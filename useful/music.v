==> flow/design.v <==
`timescale 1ns / 1ps
module music(
    input clk,				     
    input sw,                    
    output beep				     
    );			
reg	beep_r;				         
reg [7:0] state;				 
reg [16:0] count, count_end;
reg [23:0] cnt;
parameter   L_3 = 17'd75850,     
            L_5 = 17'd63776,     
            L_6 = 17'd56818,	 
			L_7 = 17'd50618,	 
			M_1 = 17'd47774,	 
			M_2 = 17'd42568,	 
			M_3 = 17'd37919,	 
			M_5 = 17'd31888,	 
			M_6 = 17'd28409,	 
			H_1 = 17'd23889;	 
parameter	TIME = 12000000;	 
assign beep = beep_r;			 
always@(posedge clk) begin
	count <= count + 1'b1;		 
	if(count == count_end) begin	 
	    count <= 17'h0;			 
		beep_r <= ~beep_r;		 
	end
end
always @(posedge clk) begin
    if(cnt < TIME)              
        cnt = cnt + 1'b1;
    else begin
        cnt = 24'd0;            
        if(state == 8'd63)
            state = 8'd0;
        else
            state = state + 1'b1;
        case(state)
            8'd0:         count_end = L_6;  
	        8'd1:         count_end = M_1;
	        8'd2:         count_end = M_3;
	        8'D3:         count_end = M_5;
	        8'D4,8'D5:    count_end = M_3;
	        8'D6:         count_end = M_3;
	        8'D7:         count_end = M_2;
	        8'D8,8'D9:    count_end = M_3;
	        8'D10:        count_end = M_3;
	        8'D11:        count_end = M_2;
	        8'D12,8'D13:  count_end = M_3;
	        8'D14:        count_end = L_6;
	        8'D15:        count_end = L_7;
	        8'D16:        count_end = M_1;
	        8'D17:        count_end = M_3;
	        8'D18:        count_end = M_2;
	        8'D19:        count_end = M_1;
	        8'D20,8'D21:  count_end = L_6;
	        8'D22,8'D23:  count_end = L_5;
	        8'D24,8'D25,8'D26,8'D27,8'D28,8'D29,8'D30,8'D31:  count_end = L_3;
	        8'd32:        count_end = L_6;  
	        8'd33:        count_end = M_1;
	        8'd34:        count_end = M_3;
	        8'D35:        count_end = M_5;
	        8'D36,8'D37:  count_end = M_3;
	        8'D38:        count_end = M_3;
	        8'D39:        count_end = M_2;
	        8'D40,8'D41:  count_end = M_3;
	        8'D42:        count_end = M_3;
	        8'D43:        count_end = M_2;
	        8'D44,8'D45:  count_end = M_3;
	        8'D46:        count_end = L_6;
	        8'D47:        count_end = L_7;
	        8'D48:        count_end = M_1;
	        8'D49:        count_end = M_3;
	        8'D50:        count_end = M_2;
	        8'D51:        count_end = M_1;
	        8'D52,8'D53:  count_end = L_6;
	        8'D54,8'D55:  count_end = L_5;
	        8'D56,8'D57,8'D58,8'D59,8'D60,8'D61:  count_end = L_6;
	        8'D62:        count_end = L_6;
	        8'D63:        count_end = L_7;
            default:      count_end = 16'h0; 
        endcase
    end
end
endmodule
== Step by step through the tools: music ==
What the tools print for music, step after step.
Line numbers count from 1 in the design file above.
Operators carry their Yosys type and port widths (W data, S select, Z words).
Cell names lack the library's common part.
Not given: --

* Design top: music
* Clock port: clk
* Library: sky130hd
* Library corner: tt_025C_1v80

== Word level ==
Counts by Yosys on the flattened word-level netlist (proc, flatten, opt, wreduce; memories kept). Print and check cells are left out. Cells with the same type and inputs are merged into one.
Yosys's memory passes give these memory sizes; they may raise the number of words (mostly to a power of two), join words into wider ones and drop unused or constant bits.

* Memory cells: 1
* Output and inout port bits: 1
* Bits in registers: 50
* Bits of input ports: 2
* Clocked read ports x word width: 17
* Cells after elaboration: 17
* ROM bits: 1088

{| class="wikitable"
|+ Memory list
! name !! words !! width !! read ports !! write ports !! RTL line !! source
|-
| (no name shown) || 64 || 17 || 1 || 0 || 39 || <nowiki>case(state)</nowiki>
|}

* Eq/ne operators: 2
* Reduce/logical cells: 3
* $add $sub $neg: 3
* Bitwise gates (word level): 1
* Muxes and demuxes: 2
* $lt $le $gt $ge: 1

{| class="wikitable"
|+ Operators with widths
! cell !! number
|-
| $add A24 B1 Y24 const B || 1
|-
| $lt A24 B24 Y1 const B || 1
|-
| $add A17 B1 Y17 const B || 1
|-
| $eq A17 B17 Y1 || 1
|-
| $mux W8 || 2
|-
| $add A8 B1 Y8 const B || 1
|-
| $eq A8 B6 Y1 const B || 1
|-
| $logic_not A1 Y1 || 2
|-
| $logic_not A2 Y1 || 1
|-
| $not A1 Y1 || 1
|}

== Longest topological paths ==
Longest topological path by Yosys (ltp), each cell counted once; first at word level (registers and memories cut), then after technology mapping (sequential cells cut; the memories' decode and read muxes count).

* Word-level depth: 5
* ABC_AREA: 0
* Gate-level depth with buffers: 9

== Netlist ==
The flow's flattened synthesis, as Yosys stat reports it; memories are mapped. The netlist is that of the ABC_AREA named above (0 if unset); the other value can give another one.
Totals and module areas in this step are rounded.

* Cell count: 406
* Buffer cells: 19
* Mapped area: 3686 sq um
* Mapped flip-flops: 66

{| class="wikitable"
|+ Cell types
! type !! number
|-
| dfxtp_1 || 41
|-
| edfxtp_1 || 25
|-
| xnor2_1 || 32
|-
| xor2_1 || 26
|-
| nor2_1 || 59
|-
| nand3_1 || 22
|-
| nand2_1 || 27
|-
| ha_1 || 8
|-
| a21oi_1 || 16
|-
| nor3_1 || 14
|-
| inv_1 || 14
|-
| nand4_1 || 8
|-
| nor4_1 || 7
|-
| clkbuf_1 || 11
|-
| a211oi_1 || 5
|-
| and3_1 || 6
|-
| nor2b_1 || 6
|-
| buf_4 || 4
|}

Other cell types: 47; their cells: 75.

== Path before layout ==
OpenSTA on the mapped netlist: ideal clock, no wires. The path of least setup slack (recovery checks aside). Input and output delay are each 20% of the period. Register names are those of the netlist, which keeps one name where synthesis merged equal registers.

* Path kind: flip-flop to flip-flop
* Start: reg cnt[11]
* End: reg count_end[0]
* Clock period: 2.48 ns
* Arrival time: 2.036 ns
* Setup slack: 0.046 ns
* Stages: 6
* Delay of the path: 2.434 ns
* Data required time: 2.082 ns
* Period reached after synthesis: 2.434 ns

"delay of the path" is the arrival time less input delay plus setup time.
"stages": output pins that drive a net of the path, with the launching flip-flop's if there is one; two outputs of one cell count as two.
"period reached after synthesis" = period - worst setup slack (recovery checks aside). The figure is calculated, with input and output delays left at 20% of the set period.
The rows between start and end are the longest chain of elaborated cells between them; the timing report does not say that the signal goes this way. Where chains are equally long, one stands for them.
A line is the first line of the expression or statement that the cell stems from. Yosys adds cells for indexed reads and writes and turns some case tables into memories.
A register here has more assigning lines than the two given.

* Cells stage by stage: dfxtp_1 > nand2_1 > o21ai_0 > a211oi_1 > nor3b_1 > clkbuf_1
* Length of the longest elaborated chain: 4
* Elaborated cells between the ends (all ways): 5

{| class="wikitable"
|+ RTL lines, path post-synthesis
! what !! RTL line !! source
|-
| start: declaration || 10 || <nowiki>reg [23:0] cnt;</nowiki>
|-
| start: assignment || 32 || <nowiki>cnt = cnt + 1'b1;</nowiki>
|-
| start: assignment || 34 || <nowiki>cnt = 24'd0;</nowiki>
|-
| $lt A24 B24 Y1 || 31 || <nowiki>if(cnt < TIME)</nowiki>
|-
| $mux W8 || 31 ||
|-
| $logic_not A2 Y1 || 39 || <nowiki>case(state)</nowiki>
|-
| $logic_not A1 Y1 || -- ||
|-
| end: assignment || 40 || <nowiki>8'd0:         count_end = L_6;</nowiki>
|-
| end: assignment || 41 || <nowiki>8'd1: count_end = M_1;</nowiki>
|-
| end: declaration || 9 || <nowiki>reg [16:0] count, count_end;</nowiki>
|}

== Timing after layout ==
From the final timing report of run A: the path of least setup slack in the routed layout; clock arrival at registers is part of the times.

* Path kind: flip-flop to flip-flop
* Start: reg state[0]
* End: reg count_end[6]
* Stages: 8
* Setup slack: 0.43 ns
* Clock period: 2.93 ns
* Data required time: 3.04 ns
* Arrival time: 2.60 ns

The rows between start and end are the longest chain of elaborated cells between them; the timing report does not say that the signal goes this way. Where chains are equally long, one stands for them.
A register here has more assigning lines than the two given.

* Cells stage by stage: edfxtp_1 > buf_4 > inv_1 > ha_1 > mux2i_1 > o311ai_0 > mux2i_1 > o32ai_1
* Length of the longest elaborated chain: 5
* Elaborated cells between the ends (all ways): 6

{| class="wikitable"
|+ RTL lines, path post-layout
! what !! RTL line !! source
|-
| start: declaration || 8 || <nowiki>reg [7:0] state;</nowiki>
|-
| start: assignment || 36 || <nowiki>state = 8'd0;</nowiki>
|-
| start: assignment || 38 || <nowiki>state = state + 1'b1;</nowiki>
|-
| $add A8 B1 Y8 || 38 ||
|-
| $mux W8 || 35 || <nowiki>if(state == 8'd63)</nowiki>
|-
| $mux W8 || 31 || <nowiki>if(cnt < TIME)</nowiki>
|-
| $logic_not A2 Y1 || 39 || <nowiki>case(state)</nowiki>
|-
| $logic_not A1 Y1 || -- ||
|-
| end: assignment || 40 || <nowiki>8'd0:         count_end = L_6;</nowiki>
|-
| end: assignment || 41 || <nowiki>8'd1: count_end = M_1;</nowiki>
|-
| end: declaration || 9 || <nowiki>reg [16:0] count, count_end;</nowiki>
|}

Add stored flow runs of music

music through Yosys and OpenROAD on sky130hd: 2 stored runs, unordered, with their settings and measured results. The constraints put input and output delay at 20% of the set period each and load the outputs with 0.01 pF.
"clock period achieved" means the clock period less the worst setup slack. The figure is calculated, with input and output delays left at 20% of the set period.
"time on the worst setup path" is the time allowed to the run's worst setup path (the clock period less input and output delay, where it has them) less its slack. Clock arrival times count: a late capture clock shortens it, a late launch clock lengthens it.
"power consumption" is the tool's figure for a default switching activity; nothing was simulated.
The results are shown rounded.

=== Run A ===
{| class="wikitable"
! Setting !! Value
|-
| period_ns || 2.93
|-
| CORE_UTILIZATION || 65
|-
| CAP_MARGIN || 20
|-
| CORE_MARGIN || 2
|-
| SLEW_MARGIN || 20
|-
! Result !! Value
|-
| Power consumption || 1607 uW
|-
| Utilization in the final report || 71.4%
|-
| Yosys chip area after synthesis || 3686 sq um
|-
| Post-route setup TNS || 0.000 ns
|-
| Time on the worst setup path || 2.50 ns
|-
| Worst setup path type || flip-flop to flip-flop
|-
| Die outline area || 6289 sq um
|-
| Clock period achieved || 2.495 ns
|-
| Smallest setup slack || 0.435 ns
|-
| Std-cell area (final layout) || 3934 sq um
|-
| Worst hold slack after layout || 0.437 ns
|}

=== Run B ===
{| class="wikitable"
! Setting !! Value
|-
| period_ns || 1.93
|-
| CORE_UTILIZATION || 28
|-
| SETUP_SLACK_MARGIN || -0.02
|-
| PLACE_DENSITY_LB_ADDON || 0.04
|-
| CORE_ASPECT_RATIO || 1.02
|-
| CORE_MARGIN || 3
|-
| CELL_PAD_IN_SITES_GLOBAL_PLACEMENT || 0
|-
| CELL_PAD_IN_SITES_DETAIL_PLACEMENT || 2
|-
| TNS_END_PERCENT || 75
|-
| ABC_AREA || 0
|-
| CTS_CLUSTER_DIAMETER || 306
|-
| SLEW_MARGIN || 30
|-
| MIN_ROUTING_LAYER || met2
|-
| MAX_ROUTING_LAYER || met4
|-
| CAP_MARGIN || 20
|-
! Result !! Value
|-
| Clock period achieved || 2.076 ns
|-
| Worst hold slack after layout || 0.438 ns
|-
| Power consumption || 3028 uW
|-
| Utilization in the final report || 39.5%
|-
| Yosys chip area after synthesis || 3686 sq um
|-
| Die outline area || 14580 sq um
|-
| Std-cell area (final layout) || 4991 sq um
|-
| Post-route setup TNS || -1.175 ns
|-
| Time on the worst setup path || 2.08 ns
|-
| Worst setup path type || flip-flop to flip-flop
|-
| Smallest setup slack || -0.146 ns
|}
